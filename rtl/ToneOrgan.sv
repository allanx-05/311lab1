==> flow/design.v <==
module NDivider(inclk, outclk, reset, divisor);
	input logic inclk;
	output logic outclk;
	input logic reset;
	input logic [31:0] divisor;
	reg [31:0] counter;
	always_ff @(posedge inclk) begin
		if (~reset)
			counter <= 32'h0;
		else if (counter < divisor - 1)
			counter <= counter + 1;
		else 
			counter <= 32'h0;
	end
	always_ff @(posedge inclk) begin
		if (~reset) 
			outclk <= 0;
		else if (counter == 0)
			outclk <= ~outclk;
	end
endmodule 
module ToneOrgan (sel, inclk, outclk, reset);
	input logic [2:0] sel;
	input logic inclk;
	input logic reset;
	output logic outclk;
	logic [31:0] divisor;
	always_comb begin
		case (sel)
			3'b000: divisor = 32'd47801;  
			3'b001: divisor = 32'd42589;  
			3'b010: divisor = 32'd37936;  
			3'b011: divisor = 32'd35816;  
			3'b100: divisor = 32'd31928;  
			3'b101: divisor = 32'd28409;  
			3'b110: divisor = 32'd25329;  
			3'b111: divisor = 32'd23900;  
			default: divisor = 32'd47801;  
		endcase
	end
	NDivider toneDivider (.inclk(inclk), .outclk(outclk), .reset(reset), .divisor(divisor));
endmodule 
* Step by step through the tools: ToneOrgan *
The steps from the RTL of ToneOrgan to its reports follow in flow order.
Line numbers count from 1 in the design file above.
Operators carry their Yosys type and port widths (W data, S select, Z words).
Library cell names are shortened.
A cell with - has no value.

set-up
  top = ToneOrgan
  clock = inclk
  standard-cell library = sky130hd
  timing corner = tt_025C_1v80

* Elaborated design *
Yosys after proc, flatten, opt, wreduce and memory -nomap, before mapping. Enables and synchronous resets that opt folds into registers are not counted as muxes. Memory bits, and registers merged into a memory's read port (data or address), are not among the register bits. Print and check cells are not counted. Equal cells are merged and count once.
Memory sizes are those after Yosys's memory passes, which may raise the word count (mostly to a power of two), join words into wider ones and drop unused or constant bits.

storage and ports
  register bits = 33
  bits in read-only memories = 120
  memories = 1
  output and inout port bits = 1

cells by class
  add/subtract/negate cells = 2
  order comparisons = 1
  bitwise operators = 1
  reduce/logical cells = 2

memories
  name             words  bits a word  read ports  wr ports  line  text
  (no name shown)  8      15           1           0         29    case (sel)

operator list
  operator                 number
  $add A32 B1 Y32 const B  1
  $sub A32 B1 Y32 const B  1
  $lt A32 B32 Y1           1
  $logic_not A32 Y1        1
  $reduce_and A2 Y1        1
  $not A1 Y1               1

* Logic depth *
Yosys ltp: most cells in a row. Word level: on the elaborated netlist, between registers, memories and ports. Mapped: between sequential cells and ports; inverters and the memories' decode and read muxes count.

logic depth
  depth after elaboration = 3
  ABC_AREA = 0
  gate-level depth with buffers = 16

* Synthesis result *
Yosys stat after the flow's synthesis: flattened, memories mapped to cells. It holds for the ABC_AREA given above (unset counts as 0); a run with the other value may have another netlist.
The area totals of this step are shown rounded.

synthesis totals
  cell count = 259
  mapped area = 0.002162 mm²
  area of sequential cells = 0.0006606 mm²
  mapped flip-flops = 33
  buffers = 9

cells by type
  type     number  total area (µm²)
  dfxtp_1  33      660.634
  ha_1     25      312.8
  xor2_1   23      201.443
  nor2_1   30      112.608
  nand4_1  15      93.84
  and4_1   7       61.309
  a21oi_1  12      60.058
  nand2_1  16      60.058
  nand3_1  12      60.058
  o21ai_0  11      55.053
  inv_1    13      48.797
  and3_1   7       43.792
  nor4_1   6       37.536
  xnor2_1  4       35.034
  o31ai_1  4       30.029
  and2_1   4       25.024
  buf_2    4       20.019
  nor3_1   4       20.019

Other cell types: 22; their cells: 29.
The figures by module come from a second, unflattened synthesis with its own total; it is not the netlist above.

unflattened totals
  cells (unflattened synthesis) = 369
  area total of the unflattened synthesis = 0.002959 mm²

Each row is one instance without its submodules.

modules
  module     times used  cells  area (mm²)  seq. area (mm²)
  NDivider   1           342    0.002749    0.0006606
  ToneOrgan  1           27     0.0002102   0

* Path before layout *
Path of least setup slack by OpenSTA after synthesis, without wires, with an ideal clock, recovery checks aside; 20% of the period is set as input and as output delay. Where synthesis merged equal registers, the netlist keeps one of their names.

timing post-synthesis
  kind = in2reg
  from = input port sel[0]
  to = register toneDivider.counter[10]
  clock period = 3970 ps
  library setup time = 117 ps
  data arrival time = 2990 ps
  required time = 3853 ps
  setup slack = 863 ps
  path delay = 2313 ps
  stages on the path = 16
  path buffers = 1
  period reached after synthesis = 3107 ps

"path delay" = arrival - input delay + setup time.
"stages on the path" counts driving pins, that of a launching flip-flop among them; a cell with two outputs on the path counts twice.
"period reached after synthesis" is the clock period less the worst setup slack; recovery checks do not enter. This is arithmetic on one report: input and output delays are still those of the set period (20% each).
Between the ends stands the longest chain of elaborated cells between them, by number of cells; it is not shown to be the way that was timed. Of several equally long chains one is given.
Each line given opens the expression or statement behind the cell; cells for indexed reads and writes are added by Yosys, which also makes memories of some case tables.
The chain passes a memory read, where the word-level depth is cut; so it can be longer than that depth.
At most two assigning lines are given for a register; there are more.

between the ends, post-synthesis
  cell sequence = inv_1 -> ha_1 -> nand2_1 -> and2_1 -> ha_1 -> nand4_1 -> o21ai_0 -> nand2_1 -> o31ai_1 -> ha_1 -> nand4_1 -> a311oi_1 -> nor3_1 -> o221ai_1 -> buf_2 -> nor2_1
  length of the longest elaborated chain = 4
  elaborated cells between the ends (all ways) = 4
  RTL lines with such cells = 2
  classes of those cells = add/sub: 1; compare: 1; reduce/logical: 1; memory: 1

ends and longest elaborated chain, post-synthesis
  item               line  text
  from (decl)        23    input logic [2:0] sel;
  $mem_v2 Z8 W15     29    case (sel)
  $sub A32 B1 Y32    10    else if (counter < divisor - 1)
  $lt A32 B32 Y1     10
  $reduce_and A2 Y1  -
  to (assign)        9     counter <= 32'h0;
  to (assign)        11    counter <= counter + 1;
  to (decl)          6     reg [31:0] counter;

* Timing after layout *
Path of least setup slack in the final report of entry A (OpenROAD, finished layout, wires in). Where an end is a register, its clock arrival counts in the times.
The path's times are printed in steps of 10 ps; the period is the one set.

timing post-layout
  kind = in2reg
  from = input port sel[1]
  to = register toneDivider.counter[31]
  clock period = 3830 ps
  library setup time = 110 ps
  data arrival time = 3780 ps
  required time = 4010 ps
  setup slack = 240 ps
  stages on the path = 17
  path buffers = 2

Between the ends stands the longest chain of elaborated cells between them, by number of cells; it is not shown to be the way that was timed. Of several equally long chains one is given.
The chain passes a memory read, where the word-level depth is cut; so it can be longer than that depth.
At most two assigning lines are given for a register; there are more.

between the ends, post-layout
  cell sequence = clkdlybuf4s50_1 -> inv_1 -> ha_4 -> nand2_1 -> and2_1 -> ha_2 -> nand4_1 -> o21ai_0 -> nand2_1 -> o31ai_1 -> ha_1 -> nand4_1 -> a311oi_2 -> nor3_2 -> o221ai_2 -> buf_4 -> a21oi_1
  length of the longest elaborated chain = 4
  elaborated cells between the ends (all ways) = 4
  RTL lines with such cells = 2
  classes of those cells = add/sub: 1; compare: 1; reduce/logical: 1; memory: 1

ends and longest elaborated chain, post-layout
  item               line  text
  from (decl)        23    input logic [2:0] sel;
  $mem_v2 Z8 W15     29    case (sel)
  $sub A32 B1 Y32    10    else if (counter < divisor - 1)
  $lt A32 B32 Y1     10
  $reduce_and A2 Y1  -
  to (assign)        9     counter <= 32'h0;
  to (assign)        11    counter <= counter + 1;
  to (decl)          6     reg [31:0] counter;

Appendix: measured runs

Flow measurements of ToneOrgan on sky130hd: 2 stored runs with different settings, listed in no order. Input and output delays are each 20% of the period that was set; the output load is 0.01 pF.
"clock period achieved" means the clock period less the worst setup slack. The figure is calculated, with input and output delays left at 20% of the set period.
"worst setup path time" means the part of the period allowed to the worst setup path (the constraints hold back 20% at inputs and 20% at outputs) less its slack; where the path has registers, the arrival times of their clocks count too.
"total power of the final layout": no workload was simulated; the value follows from the tool's default switching activity.
"worst setup path time" is known to 10 ps.
Measured values are rounded.
A setting shown as -- is not set for that run.

setting or result                             entry A   entry B
period_ns                                     3.83      3.95
CORE_UTILIZATION                              45        38
CORE_ASPECT_RATIO                             0.81      --
TNS_END_PERCENT                               70        --
GPL_TIMING_DRIVEN                             0         --
GPL_ROUTABILITY_DRIVEN                        0         --
CTS_CLUSTER_SIZE                              58        58
MIN_ROUTING_LAYER                             met1      met2
CAP_MARGIN                                    20        20
CORE_MARGIN                                   2         2
SLEW_MARGIN                                   20        20
PLACE_DENSITY_LB_ADDON                        --        0.14
CELL_PAD_IN_SITES_GLOBAL_PLACEMENT            --        3
CELL_PAD_IN_SITES_DETAIL_PLACEMENT            --        0
ABC_AREA                                      --        0
CTS_CLUSTER_DIAMETER                          --        362
cell area after synthesis (mm²)               0.002162  0.002162
total die area (mm²)                          0.005378  0.006309
standard-cell area of the final layout (mm²)  0.002457  0.002434
utilization after layout (%)                  53.8      44.2
worst setup slack after layout (ps)           237       299
setup total negative slack (ps)               0         0
worst hold slack (ps)                         516       509
total power of the final layout (uW)          792.1     696.8
clock period achieved (ps)                    3593      3651
worst setup path time (ps)                    2830      2860
critical path type                            in2reg    in2reg
