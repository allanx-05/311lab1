==> flow/design.v <==
module doublesync(indata,
				  outdata,
				  clk,
				  reset);
input indata,clk,reset;
output outdata;
reg reg1, reg2;
always @(posedge clk or negedge reset)
begin
	 if (!reset)
	 begin
	 	reg1 <= 1'b0;
		reg2 <= 1'b0;
	 end else 
	 begin
	 	reg1 <= indata;
		reg2 <= reg1;
	 end
end
assign outdata = reg2;
endmodule
module scope_capture #(parameter scope_bits = 16)
(input wire clk, input wire the_signal, input wire capture_enable, output reg[scope_bits-1:0] captured_data,
input wire  reset);
wire synced_capture_enable;
doublesync sync_enable(.indata(capture_enable),
				  .outdata(synced_capture_enable),
				  .clk(~clk),
				  .reset(1'b1));
always @ (posedge clk or negedge reset)
begin
      if (~reset)
		   captured_data <= 0;
	   else
		begin
				if (synced_capture_enable)
				begin
						captured_data <= {captured_data[scope_bits-2:0],the_signal};
				end
		end
end
endmodule
# Reports on scope_capture
# Tool output for the design above, in the order of the flow.
# Line numbers count from 1 in the design file above.
# Library cell names are shortened.
# A cell with n/a has no value.
# design
top	scope_capture
clock	clk
lib	sky130hd
lib_corner	tt_025C_1v80

# Elaborated design
# Yosys after proc, flatten, opt, wreduce and memory -nomap, before mapping. Enables and synchronous resets that opt folds into registers are not counted as muxes. Memory bits, and registers merged into a memory's read port (data or address), are not among the register bits. Print and check cells are not counted. Equal cells are merged and count once.
# word_totals
regBits	18
input_bits	4
out_inout_bits	16

# Depth
# Depth = most cells in a row (Yosys ltp): at word level without a register or memory, in the mapped netlist without a sequential cell, where the memories' decode and read muxes count.
# depth
depth_word	0
ABC_AREA	0
mapped_depth	3

# Netlist
# The flow's flattened synthesis, as Yosys stat reports it; memories are mapped. The netlist is that of the ABC_AREA named above (0 if unset); the other value can give another one.
# synth_totals
cell_count	37
synth_area_mm2	0.0006932
seq_area_mm2	0.0004404
ffs	18
buffers	2
# by_type
cell_type	n
dfrtp_1	16
mux2_4	10
mux2_2	6
dfxtp_1	2
buf_12	1
buf_6	1
inv_1	1
# By module: a second synthesis without flattening, with its own total; a netlist apart from the flattened one above.
# unflattened
hier_cells	38
hier_area_mm2	0.0007069
# Rows give one instance, submodules left out.
# by_module
mod	instances	cells	mod_area_mm2	mod_seq_area_mm2
scope_capture	1	36	0.0006569	0.0004004
doublesync	1	2	0.00005	0.00005

# Module scope_capture, platform sky130hd: 2 stored runs of the flow (Yosys, OpenROAD) with differing settings, in no particular order. Input and output delays are each 20% of the period that was set; the output load is 0.01 pF.
# "power_uw" is the tool's figure for a default switching activity; nothing was simulated.
# Among the settings, -- means not set for that run.
# Among the results, -- means that no value is shown for the run.
run name	period_ns	CORE_UTILIZATION	CAP_MARGIN	CORE_MARGIN	SLEW_MARGIN	PLACE_DENSITY_LB_ADDON	CELL_PAD_IN_SITES_DETAIL_PLACEMENT	TNS_END_PERCENT	GPL_TIMING_DRIVEN	design.die.area_mm2	utilization_pct	power_uw	final_stdcell_area_mm2	timing.setup.tns_ns	yosys.chip_area_mm2	fin_hold_ws_ns	fin_ws_ns
flow run 1	2.29	69	20	2	20	--	--	--	--	--	--	--	--	--	--	--	--
flow run 2	1.47	39	20	2	30	0.21	2	90	1	0.0021308	60.1	1873	0.001026	-4.003	0.0006932	0.317	-0.267
# Flow run 1: unfinished; error DPL-0033 in placement
